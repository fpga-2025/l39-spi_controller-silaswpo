==> flow/design.v <==
module SPI_Controller #(
    parameter SPI_BITS_PER_WORD = 8,
    parameter SPI_MODE          = 0,
    parameter SPI_CLK_FREQ      = 1_000_000,
    parameter SYS_CLK_FREQ      = 25_000_000
)(
    input  wire clk,
    input  wire rst_n,
    output reg  sck,
    output reg  mosi,
    input  wire miso,
    output reg  cs,
    input  wire data_in_valid,
    output reg  data_out_valid,
    input  wire [SPI_BITS_PER_WORD-1:0] data_in,
    output reg  [SPI_BITS_PER_WORD-1:0] data_out,
    output reg  busy
);
    localparam CPOL = (SPI_MODE == 2 || SPI_MODE == 3);
    localparam CPHA = (SPI_MODE == 1 || SPI_MODE == 3);
    function integer clog2;
        input integer value; integer i;
        begin
            clog2 = 0;
            for (i = value-1; i > 0; i = i >> 1)
                clog2 = clog2 + 1;
        end
    endfunction
    localparam integer DIV   = (SYS_CLK_FREQ / (2*SPI_CLK_FREQ)) < 1 ? 1
                               : (SYS_CLK_FREQ / (2*SPI_CLK_FREQ));
    localparam integer DIV_W = clog2(DIV);
    localparam [1:0]
        ST_IDLE     = 2'b00,
        ST_TRANSFER = 2'b01,
        ST_DONE     = 2'b10;
    reg [1:0] state;
    reg [DIV_W-1:0] div_cnt;
    reg [SPI_BITS_PER_WORD-1:0] tx_shift;
    reg [SPI_BITS_PER_WORD-1:0] rx_shift;
    reg [clog2(SPI_BITS_PER_WORD):0] bit_cnt;
    wire edge_is_rise   = (sck == 1'b0);
    wire sample_is_rise = (CPHA == CPOL);
    wire do_sample_edge =  sample_is_rise ? edge_is_rise : ~edge_is_rise;
    wire do_shift_edge  = ~sample_is_rise ? edge_is_rise : ~edge_is_rise;
    always @(posedge clk or negedge rst_n) begin
        if (!rst_n) begin
            state          <= ST_IDLE;
            sck            <= CPOL;
            cs             <= 1'b1;
            mosi           <= 1'b0;
            busy           <= 1'b0;
            data_out       <= 0;
            data_out_valid <= 0;
            tx_shift       <= 0;
            rx_shift       <= 0;
            bit_cnt        <= 0;
            div_cnt        <= 0;
        end else begin
            data_out_valid <= 1'b0;
            case (state)
            ST_IDLE: begin
                sck     <= CPOL;
                cs      <= 1'b1;
                busy    <= 1'b0;
                div_cnt <= 0;
                if (data_in_valid) begin
                    busy     <= 1'b1;
                    cs       <= 1'b0;
                    tx_shift <= data_in;
                    rx_shift <= 0;
                    bit_cnt  <= SPI_BITS_PER_WORD;
                    if (CPHA == 1'b0)
                        mosi <= data_in[SPI_BITS_PER_WORD-1];
                    state <= ST_TRANSFER;
                end
            end
            ST_TRANSFER: begin
                if (div_cnt == DIV-1) begin
                    div_cnt <= 0;
                    if (do_sample_edge && bit_cnt != 0) begin
                        rx_shift <= {rx_shift[SPI_BITS_PER_WORD-2:0], miso};
                        bit_cnt  <= bit_cnt - 1;
                        if (bit_cnt == 1) begin
                            data_out       <= {rx_shift[SPI_BITS_PER_WORD-2:0], miso};
                            data_out_valid <= 1;
                        end
                    end
                    if (do_shift_edge && bit_cnt != 0) begin
                        if (CPHA == 1'b0) begin
                            mosi     <= tx_shift[SPI_BITS_PER_WORD-2];
                            tx_shift <= {tx_shift[SPI_BITS_PER_WORD-2:0], 1'b0};
                        end else begin
                            mosi     <= tx_shift[SPI_BITS_PER_WORD-1];
                            tx_shift <= {tx_shift[SPI_BITS_PER_WORD-2:0], 1'b0};
                        end
                    end
                    sck <= ~sck;
                    if (bit_cnt == 0)
                        state <= ST_DONE;
                end else begin
                    div_cnt <= div_cnt + 1;
                end
            end
            ST_DONE: begin
                sck  <= CPOL;
                cs   <= 1'b1;
                busy <= 1'b0;
                state <= ST_IDLE;
            end
            endcase
        end
    end
endmodule
From RTL to reports: SPI_Controller
What the tools print for SPI_Controller, step after step. Lines are those of the file above, counted from 1. Operators carry their Yosys type and port widths (W data, S select, Z words). Not given: n/a

Top: SPI_Controller. Clock: clk. Cell library: sky130hd. Timing corner: tt_025C_1v80.

After elaboration
Counts by Yosys on the flattened word-level netlist (proc, flatten, opt, wreduce; memories kept). Register bits leave out memories and registers merged into their read ports (data or address). Print and check cells are left out.

Under reductions and logical operators stands 15. The figure for add/sub/neg operators is 2. Under bitwise operators stands 1. The figure for eq/ne operators is 9. Under multiplexer cells stands 32.

Operators by type and width (number): $mux W7 (6); $pmux W7 S2 (2); $reduce_and A4 Y1 (4); $pmux W4 S2 (2); $mux W4 (4); $ne A2 B2 Y1 const B (5); $mux W1 (10); $pmux W1 S2 (4); $reduce_bool A2 Y1 (3); $pmux W2 S3 (1); $mux W2 (3); $add A4 B1 Y4 const B (1); $sub A4 B1 Y4 const B (1); $eq A4 B1 Y1 const B (1); $eq A4 B4 Y1 const B (1); $logic_not A4 Y1 (1); $reduce_bool A4 Y1 (1); $reduce_bool A3 Y1 (1); $logic_and A1 B1 Y1 (2); $eq A2 B1 Y1 const B (1); $eq A2 B2 Y1 const B (1); $logic_not A2 Y1 (1); $reduce_and A2 Y1 (1); $reduce_or A2 Y1 (1); $not A1 Y1 (1).

The figure for register bits is 37. Under elaborated cells stands 70. Output and inout port bits: 13. Under input port bits stands 12.

Longest topological paths
Depth = most cells in a row (Yosys ltp): at word level without a register or memory, in the mapped netlist without a sequential cell, where the memories' decode and read muxes count.

Word-level depth: 5. The figure for ABC_AREA is 1. The figure for depth in mapped cells is 9. The figure for gate-level depth less buffers is 8.

Netlist
Source: synth_stat.txt of the flow (Yosys; design flattened, memories mapped). It holds for the ABC_AREA given above (unset counts as 0); a run with the other value may have another netlist.

Buffer cells: 8. Mapped cells: 215. For sequential part of the area the number is 953.4 um2. The entry for mapped area reads 1784.2 um2. Under flip-flop cells stands 38.

Cells by type: sky130_fd_sc_hd__dfrtp_1 (number 36, total area 900.864 um2); sky130_fd_sc_hd__nand2_1 (number 97, total area 364.099 um2); sky130_fd_sc_hd__nand3_1 (number 16, total area 80.077 um2); sky130_fd_sc_hd__o21ai_0 (number 13, total area 65.062 um2); sky130_fd_sc_hd__dfstp_2 (number 2, total area 52.55 um2); sky130_fd_sc_hd__nand3b_1 (number 7, total area 52.55 um2); sky130_fd_sc_hd__ha_1 (number 4, total area 50.048 um2); sky130_fd_sc_hd__inv_1 (number 9, total area 33.782 um2); sky130_fd_sc_hd__nor2_1 (number 8, total area 30.029 um2); sky130_fd_sc_hd__buf_2 (number 5, total area 25.024 um2); sky130_fd_sc_hd__xnor2_1 (number 2, total area 17.517 um2); sky130_fd_sc_hd__nand4_2 (number 1, total area 12.512 um2); sky130_fd_sc_hd__nor2_2 (number 2, total area 12.512 um2); sky130_fd_sc_hd__nand2_4 (number 1, total area 11.261 um2); sky130_fd_sc_hd__a21oi_2 (number 1, total area 8.758 um2); sky130_fd_sc_hd__a22o_1 (number 1, total area 8.758 um2); sky130_fd_sc_hd__xor2_1 (number 1, total area 8.758 um2); sky130_fd_sc_hd__a22oi_1 (number 1, total area 7.507 um2).

Other cell types: 7; their cells: 8.

Timing after synthesis
OpenSTA on the mapped netlist: ideal clock, no wires. The path of least setup slack (recovery checks aside). Input and output delay are each 20% of the period. Register names are those of the netlist, which keeps one name where synthesis merged equal registers.

Path type: register to register. From: register state. To: register mosi. The figure for buffers on the path is 1. The figure for driving pins on the path is 9. Path delay: 1320 ps. For period the number is 2550 ps. The figure for setup slack is 1231 ps. The figure for time at the first pin is 0 ps. The entry for library setup time reads 117 ps. Under required time stands 2433 ps. For data arrival time the number is 1203 ps. Period reached after synthesis: 1319 ps.

"path delay" = arrival - input delay + setup time. "driving pins on the path" counts driving pins, that of a launching flip-flop among them; a cell with two outputs on the path counts twice. "period reached after synthesis" = period - worst setup slack (recovery checks aside). The figure is calculated, with input and output delays left at 20% of the set period. An end named without its bit number is one bit of that signal or, where synthesis recoded a state register, one of its new flip-flops. At most two assigning lines are given for a register; there are more.

Cells stage by stage: sky130_fd_sc_hd__dfstp_2 sky130_fd_sc_hd__inv_1 sky130_fd_sc_hd__nand2_1 sky130_fd_sc_hd__nand2_1 sky130_fd_sc_hd__a21oi_2 sky130_fd_sc_hd__buf_4 sky130_fd_sc_hd__nand2_4 sky130_fd_sc_hd__nand2_1 sky130_fd_sc_hd__nand2_1.

RTL lines, path after synthesis: start, declared (line 36) `reg [1:0] state;`; start, assigned (line 47) `state          <= ST_IDLE;`; start, assigned (line 74) `state <= ST_TRANSFER;`; end, assigned (line 73) `mosi <= data_in[SPI_BITS_PER_WORD-1];`; end, assigned (line 90) `mosi     <= tx_shift[SPI_BITS_PER_WORD-2];`; end, declared (line 10) `output reg  mosi,`.

No chain of elaborated cells between the ends is given.

Worst path after layout
From the final timing report of run 2: the path of least setup slack in the routed layout; clock arrival at registers is part of the times. The report prints the path's times to 10 ps; the period is as set.

Path type: register to register. From: register state. To: register bit_cnt[0]. The figure for driving pins on the path is 9. The figure for time at the first pin is 360 ps. Under required time stands 1710 ps. The figure for setup slack is -80 ps. For period the number is 1460 ps. For data arrival time the number is 1800 ps. The entry for library setup time reads 100 ps. The figure for buffers on the path is 1.

An end named without its bit number is one bit of that signal or, where synthesis recoded a state register, one of its new flip-flops. At most two assigning lines are given for a register; there are more.

Cells stage by stage: sky130_fd_sc_hd__dfstp_2 sky130_fd_sc_hd__inv_2 sky130_fd_sc_hd__nand2_2 sky130_fd_sc_hd__nand2_2 sky130_fd_sc_hd__a21oi_4 sky130_fd_sc_hd__nand2_2 sky130_fd_sc_hd__buf_6 sky130_fd_sc_hd__nand2_1 sky130_fd_sc_hd__nand2_1.

RTL lines, path after layout: start, declared (line 36) `reg [1:0] state;`; start, assigned (line 47) `state          <= ST_IDLE;`; start, assigned (line 74) `state <= ST_TRANSFER;`; end, assigned (line 56) `bit_cnt        <= 0;`; end, assigned (line 82) `bit_cnt  <= bit_cnt - 1;`; end, declared (line 40) `reg [clog2(SPI_BITS_PER_WORD):0] bit_cnt;`.

No chain of elaborated cells between the ends is given.

==> runs of SPI_Controller <==
SPI_Controller through Yosys and OpenROAD on sky130hd: 2 stored runs, unordered, with their settings and measured results. The constraints put input and output delay at 20% of the set period each and load the outputs with 0.01 pF. "clock period achieved" = clock period - worst setup slack. The figure is calculated, with input and output delays left at 20% of the set period. "allowed time less slack (worst setup path)" = time allowed to the worst setup path (clock period - input delay - output delay, where it has them) - its slack; a late launch clock adds to it, a late capture clock takes from it. "total power after layout" is the tool's figure for a default switching activity; nothing was simulated. "allowed time less slack (worst setup path)" is known to 10 ps.

Run 1 has these settings: period_ns 1.11; CORE_UTILIZATION 61; SETUP_SLACK_MARGIN 0.07; PLACE_DENSITY_LB_ADDON 0.25; CORE_ASPECT_RATIO 0.78; CORE_MARGIN 10; CELL_PAD_IN_SITES_DETAIL_PLACEMENT 0; GPL_ROUTABILITY_DRIVEN 0; CAP_MARGIN 0; MIN_ROUTING_LAYER met2; SLEW_MARGIN 20. Outcome: not finished: routing ended with error DPL-0033.

Run 2 has these settings: period_ns 1.46; CORE_UTILIZATION 57; PLACE_DENSITY_LB_ADDON 0.13; CORE_ASPECT_RATIO 1.01; CORE_MARGIN 3; CELL_PAD_IN_SITES_DETAIL_PLACEMENT 0; ABC_AREA 1; GPL_ROUTABILITY_DRIVEN 1; CTS_CLUSTER_SIZE 24; CTS_CLUSTER_DIAMETER 201; CAP_MARGIN 20; SLEW_MARGIN 20. The post-synthesis cell area comes to 1,784.2 um2. The die area reads 3,837.4 um2. The standard-cell area of the final layout stands at 2,456.1 um2. The utilization in the final report is 86.1%. The worst setup slack after layout reads -83 ps. The total negative slack reads -724 ps. For the total power after layout the run shows 5,097 uW. The clock period achieved stands at 1,543 ps. The allowed time less slack (worst setup path) reads 1,540 ps. Type of the worst setup path: register to register.
