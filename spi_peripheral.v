==> flow/design.v <==
module SPI_Peripheral #(
    parameter SPI_BITS_PER_WORD = 8,
    parameter SPI_MODE          = 0   
)(
    input  wire clk,
    input  wire rst_n,
    input  wire sck,
    input  wire cs,
    input  wire mosi,
    output wire miso,
    input  wire data_in_valid,
    output reg  data_out_valid,
    output reg  busy,
    input  wire [SPI_BITS_PER_WORD-1:0] data_in,
    output reg  [SPI_BITS_PER_WORD-1:0] data_out
);
    localparam BIT_COUNT_WIDTH = $clog2(SPI_BITS_PER_WORD);
    localparam CPOL = (SPI_MODE == 2 || SPI_MODE == 3);
    localparam CPHA = (SPI_MODE == 1 || SPI_MODE == 3);
    reg [SPI_BITS_PER_WORD - 1:0] data_in_reg, data_to_send;
    reg [BIT_COUNT_WIDTH   - 1:0] bit_count;
    reg [2:0] sck_sync, cs_sync;
    reg [1:0] mosi_sync;
    reg sync_init;
    wire rising_edge, falling_edge;
    wire sampling_edge, shifting_edge;
    wire cs_active, start_message, end_message;
    assign rising_edge   = ~sck_sync[2] & sck_sync[1];
    assign falling_edge  = ~sck_sync[1] & sck_sync[2];
    assign sampling_edge = (CPHA == 0) ? (CPOL ? falling_edge : rising_edge)
                                       : (CPOL ? rising_edge  : falling_edge);
    assign shifting_edge = (CPHA == 0) ? (CPOL ? rising_edge  : falling_edge)
                                       : (CPOL ? falling_edge : rising_edge);
    assign cs_active     = ~cs_sync[1];
    assign start_message = ~cs_sync[1] & cs_sync[2];
    assign end_message   = ~cs_sync[2] & cs_sync[1];
    assign miso          = data_to_send[SPI_BITS_PER_WORD-1];
    always @(posedge clk) begin
        if (!rst_n) begin
            sck_sync  <= 3'b000;
            cs_sync   <= 3'b000;
            mosi_sync <= 2'b00;
        end else begin
            sck_sync  <= {sck_sync[1:0], sck};
            cs_sync   <= {cs_sync[1:0], cs};
            mosi_sync <= {mosi_sync[0], mosi};
        end
    end
    always @(posedge clk) begin
        if (!cs_active) begin
            bit_count <= {BIT_COUNT_WIDTH{1'b0}};
        end else begin
            if (sampling_edge) begin
                bit_count <= bit_count + 1'b1;
                data_out  <= {data_out[SPI_BITS_PER_WORD-2:0], mosi_sync[1]};
            end
        end
        if (start_message) begin
            busy <= 1'b0;
        end
        if (end_message) begin
            busy <= 1'b1;
        end
    end
    always @(posedge clk) begin
        if (!rst_n) begin
            data_out_valid <= 1'b0;
        end else begin
            data_out_valid <= cs_active && sampling_edge &&
                              (bit_count == SPI_BITS_PER_WORD - 1);
        end
    end
    always @(posedge clk) begin
        if (!rst_n) begin
            data_in_reg <= {SPI_BITS_PER_WORD{1'b0}};
        end else begin
            if (data_in_valid) begin
                data_in_reg <= data_in;
            end
        end
    end
    always @(posedge clk) begin
        if (!rst_n) begin
            sync_init <= 1'b0;
        end else if (cs_active) begin
            if (start_message) begin
                data_to_send <= data_in_reg;
                sync_init    <= CPHA;  
            end else if (shifting_edge) begin
                if(sync_init) begin
                    sync_init <= 1'b0;
                end else begin
                    data_to_send <= {data_to_send[SPI_BITS_PER_WORD-2:0], 1'b0};
                end
            end
        end
    end
endmodule
# Tool chain data of SPI_Peripheral
# Tool output for the design above, in the order of the flow.
# Line numbers count from 1 in the design file above.
# Cell names lack the library's common part.
# Not given: n/a
[inputs] top="SPI_Peripheral" clk_port="clk" library="sky130hd" pvt_corner="tt_025C_1v80"

# Word level
# Source: Yosys, flattened and elaborated, memories not mapped. Widths are those after wreduce. Registers that Yosys merges into a memory's read port (data or address) are not register bits. Print and check cells do not count. Equal cells are merged and count once.
[op_classes] n_addsub=1 n_eq=2 n_mux=5 n_logic=8 reduce_and_logical=6
[op_table] cell="two-way mux 8 bit" n=3
[op_table] cell="bitwise AND 1 bit" n=4
[op_table] cell="inverter 1 bit" n=4
[op_table] cell="AND reduction 2 bit" n=2
[op_table] cell="AND reduction 4 bit" n=1
[op_table] cell="adder 3 x 1 -> 3 bit with constant B" n=1
[op_table] cell="== test 3 bit with constant B" n=1
[op_table] cell="logical AND 1 bit" n=2
[op_table] cell="inequality test 2 x 1 -> 1 bit with constant B" n=1
[op_table] cell="nonzero test 2 bit" n=1
[op_table] cell="two-way mux 1 bit" n=2
[word_totals] reg_bits=38 inputBits=14 out_inout_bits=11

# Depth
# Longest topological path by Yosys (ltp), each cell counted once; first at word level (registers and memories cut), then after technology mapping (sequential cells cut; the memories' decode and read muxes count).
[depth] depth_word=4 ABC_AREA=0 ltp_mapped=4

# After synthesis
# The flow's flattened synthesis, as Yosys stat reports it; memories are mapped. The netlist is that of the ABC_AREA named above (0 if unset); the other value can give another one.
# Totals and module areas in this step are rounded.
[synth_totals] stdcells=94 yosys_area_um2=1380 flip_flops=37 n_buf=4
[by_type] cell_type="edfxtp_1" n=16
[by_type] cell_type="dfxtp_1" n=21
[by_type] cell_type="mux2_4" n=7
[by_type] cell_type="mux2i_1" n=8
[by_type] cell_type="nor2b_1" n=10
[by_type] cell_type="and2_1" n=8
[by_type] cell_type="ha_1" n=2
[by_type] cell_type="nand2b_1" n=4
[by_type] cell_type="nand4bb_1" n=2
[by_type] cell_type="nand2b_4" n=1
[by_type] cell_type="buf_6" n=1
[by_type] cell_type="mux2_2" n=1
[by_type] cell_type="and4b_1" n=1
[by_type] cell_type="maj3_1" n=1
[by_type] cell_type="o21ai_0" n=2
[by_type] cell_type="nor2b_2" n=1
[by_type] cell_type="buf_4" n=1
[by_type] cell_type="inv_1" n=2
# Not listed: further types 4, cells in them 5.

# Timing after synthesis
# Source: OpenSTA report_checks on the synthesized netlist (no wires, ideal clock, input and output delay 20% of the period each), path of least setup slack; recovery checks are left aside. Register names are those of the netlist, which keeps one name where synthesis merged equal registers.
[synth_path] kind="register -> register" start="reg cs_sync[1]" end="reg data_to_send[0]" tclk_ns=1.54 launch_ns=0.000 arrival_time_ns=1.029 t_required_ns=1.165 path_slack_ns=0.135 delay_ns=1.404 path_stages=4 n_path_buf=1 synth_period_reached_ns=1.405
# "delay_ns" is the arrival time less input delay plus setup time.
# "path_stages": output pins that drive a net of the path, with the launching flip-flop's if there is one; two outputs of one cell count as two.
# "synth_period_reached_ns" is the clock period less the worst setup slack; recovery checks do not enter. This is arithmetic on one report: input and output delays are still those of the set period (20% each).
# The rows between start and end are the longest chain of elaborated cells between them; the timing report does not say that the signal goes this way. Where chains are equally long, one stands for them.
# A line is the first line of the expression or statement that the cell stems from. Yosys adds cells for indexed reads and writes and turns some case tables into memories.
# Only ways into the end's enable, where the timed path ends, are counted here.
[synth_via] path_cell_list="dfxtp_1 clkbuf_2 nand2b_1 a21oi_1" elab_chain_len=4 cells_between=5
[synth_lines] item="start: declaration" line=22 rtl="reg [2:0] sck_sync, cs_sync;"
[synth_lines] item="start: assignment" line=41 rtl="cs_sync   <= 3'b000;"
[synth_lines] item="start: assignment" line=45 rtl="cs_sync   <= {cs_sync[1:0], cs};"
[synth_lines] item="inverter 1 bit" line=35 rtl="assign start_message = ~cs_sync[1] & cs_sync[2];"
[synth_lines] item="bitwise AND 1 bit" line=35
[synth_lines] item="nonzero test 2 bit"
[synth_lines] item="AND reduction 4 bit"
[synth_lines] item="end: assignment" line=87 rtl="data_to_send <= data_in_reg;"
[synth_lines] item="end: assignment" line=93 rtl="data_to_send <= {data_to_send[SPI_BITS_PER_WORD-2:0], 1'b0};"
[synth_lines] item="end: declaration" line=20 rtl="reg [SPI_BITS_PER_WORD - 1:0] data_in_reg, data_to_send;"

# Path in the finished layout
# Path of least setup slack in the final report of run A (OpenROAD, finished layout, wires in). Where an end is a register, its clock arrival counts in the times.
[layout_path] kind="register -> register" start="reg cs_sync[1]" end="reg data_to_send[7]" tclk_ns=1.23 launch_ns=0.28 arrival_time_ns=1.20 t_required_ns=1.23 path_slack_ns=0.04 path_stages=5 n_path_buf=2
# The rows between start and end are the longest chain of elaborated cells between them; the timing report does not say that the signal goes this way. Where chains are equally long, one stands for them.
# Only ways into the end's enable, where the timed path ends, are counted here.
[layout_via] path_cell_list="dfxtp_2 clkbuf_8 nand2b_4 a21oi_4 buf_12" elab_chain_len=4 cells_between=5
[layout_lines] item="start: declaration" line=22 rtl="reg [2:0] sck_sync, cs_sync;"
[layout_lines] item="start: assignment" line=41 rtl="cs_sync   <= 3'b000;"
[layout_lines] item="start: assignment" line=45 rtl="cs_sync   <= {cs_sync[1:0], cs};"
[layout_lines] item="inverter 1 bit" line=35 rtl="assign start_message = ~cs_sync[1] & cs_sync[2];"
[layout_lines] item="bitwise AND 1 bit" line=35
[layout_lines] item="nonzero test 2 bit"
[layout_lines] item="AND reduction 4 bit"
[layout_lines] item="end: assignment" line=87 rtl="data_to_send <= data_in_reg;"
[layout_lines] item="end: assignment" line=93 rtl="data_to_send <= {data_to_send[SPI_BITS_PER_WORD-2:0], 1'b0};"
[layout_lines] item="end: declaration" line=20 rtl="reg [SPI_BITS_PER_WORD - 1:0] data_in_reg, data_to_send;"

Lab notebook: SPI_Peripheral

Settings and measured results of 2 stored flow runs for module SPI_Peripheral (sky130hd), not sorted in any way. The constraints put input and output delay at 20% of the set period each and load the outputs with 0.01 pF.
"worst_path_allowed_less_slack_ns": the worst setup path's part of the clock period (all of it between registers, 20% less for each end at a port) less its slack. A launch clock that arrives late makes it longer, a capture clock that arrives late makes it shorter.
"design_power_w" is the tool's figure for a default switching activity; nothing was simulated.
Values from the reports are rounded here.

[flow] run A: files
==> flow/run.sh <==
#!/bin/bash
# the make line also repeats the synthesis and layout settings of config.mk as NAME=value (left out here)
make -C /OpenROAD-flow-scripts/flow DESIGN_CONFIG=/design/flow/config.mk WORK_HOME=/design/flow/orfs CLKGATE_MAP_FILE= finish
==> flow/config.mk <==
export PLATFORM = sky130hd
export DESIGN_NAME = SPI_Peripheral
export DESIGN_NICKNAME = SPI_Peripheral
export VERILOG_FILES = /design/flow/design.v
export SDC_FILE = /design/flow/constraint.sdc
export NUM_CORES = 4
export LEC_CHECK = 0
export CAP_MARGIN = 20
export CORE_ASPECT_RATIO = 0.54
export CORE_MARGIN = 2
export CORE_UTILIZATION = 49
export GPL_TIMING_DRIVEN = 0
export PLACE_DENSITY_LB_ADDON = 0.01
export SLEW_MARGIN = 20
export TNS_END_PERCENT = 30
==> flow/constraint.sdc <==
create_clock -name core_clock -period 1.23 [get_ports {clk}]
set_input_delay 0.2460 -clock core_clock [delete_from_list [all_inputs] [get_ports {clk}]]
set_output_delay 0.2460 -clock core_clock [all_outputs]
set_load 0.01 [all_outputs]

[flow] run A: metrics
[metrics] synthesis_area_um2 = 1380
[metrics] final_die_area_um2 = 3280
[metrics] cell_area_final_um2 = 1800
[metrics] post_route_util_pct = 65.9
[metrics] setup_ws_ns = 0.036
[metrics] total_negative_slack_ns = 0.000
[metrics] fin_hold_ws_ns = 0.355
[metrics] design_power_w = 0.00239
[metrics] worst_path_allowed_less_slack_ns = 1.19
[metrics] worst_setup_path_type = register -> register

[flow] run B: files
==> flow/run.sh <==
#!/bin/bash
# the make line also repeats the synthesis and layout settings of config.mk as NAME=value (left out here)
make -C /OpenROAD-flow-scripts/flow DESIGN_CONFIG=/design/flow/config.mk WORK_HOME=/design/flow/orfs CLKGATE_MAP_FILE= finish
==> flow/config.mk <==
export PLATFORM = sky130hd
export DESIGN_NAME = SPI_Peripheral
export DESIGN_NICKNAME = SPI_Peripheral
export VERILOG_FILES = /design/flow/design.v
export SDC_FILE = /design/flow/constraint.sdc
export NUM_CORES = 4
export LEC_CHECK = 0
export CAP_MARGIN = 0
export CELL_PAD_IN_SITES_DETAIL_PLACEMENT = 0
export CORE_MARGIN = 3
export CORE_UTILIZATION = 64
export CTS_CLUSTER_SIZE = 37
export GPL_TIMING_DRIVEN = 1
export MIN_ROUTING_LAYER = met1
export PLACE_DENSITY_LB_ADDON = 0.16
export SLEW_MARGIN = 5
export TNS_END_PERCENT = 75
==> flow/constraint.sdc <==
create_clock -name core_clock -period 1.8 [get_ports {clk}]
set_input_delay 0.3600 -clock core_clock [delete_from_list [all_inputs] [get_ports {clk}]]
set_output_delay 0.3600 -clock core_clock [all_outputs]
set_load 0.01 [all_outputs]

[flow] run B: metrics
[metrics] synthesis_area_um2 = 1380
[metrics] final_die_area_um2 = 2750
[metrics] cell_area_final_um2 = 1720
[metrics] post_route_util_pct = 86.0
[metrics] setup_ws_ns = 0.192
[metrics] total_negative_slack_ns = 0.000
[metrics] fin_hold_ws_ns = 0.416
[metrics] design_power_w = 0.00159
[metrics] worst_path_allowed_less_slack_ns = 1.25
[metrics] worst_setup_path_type = register -> output
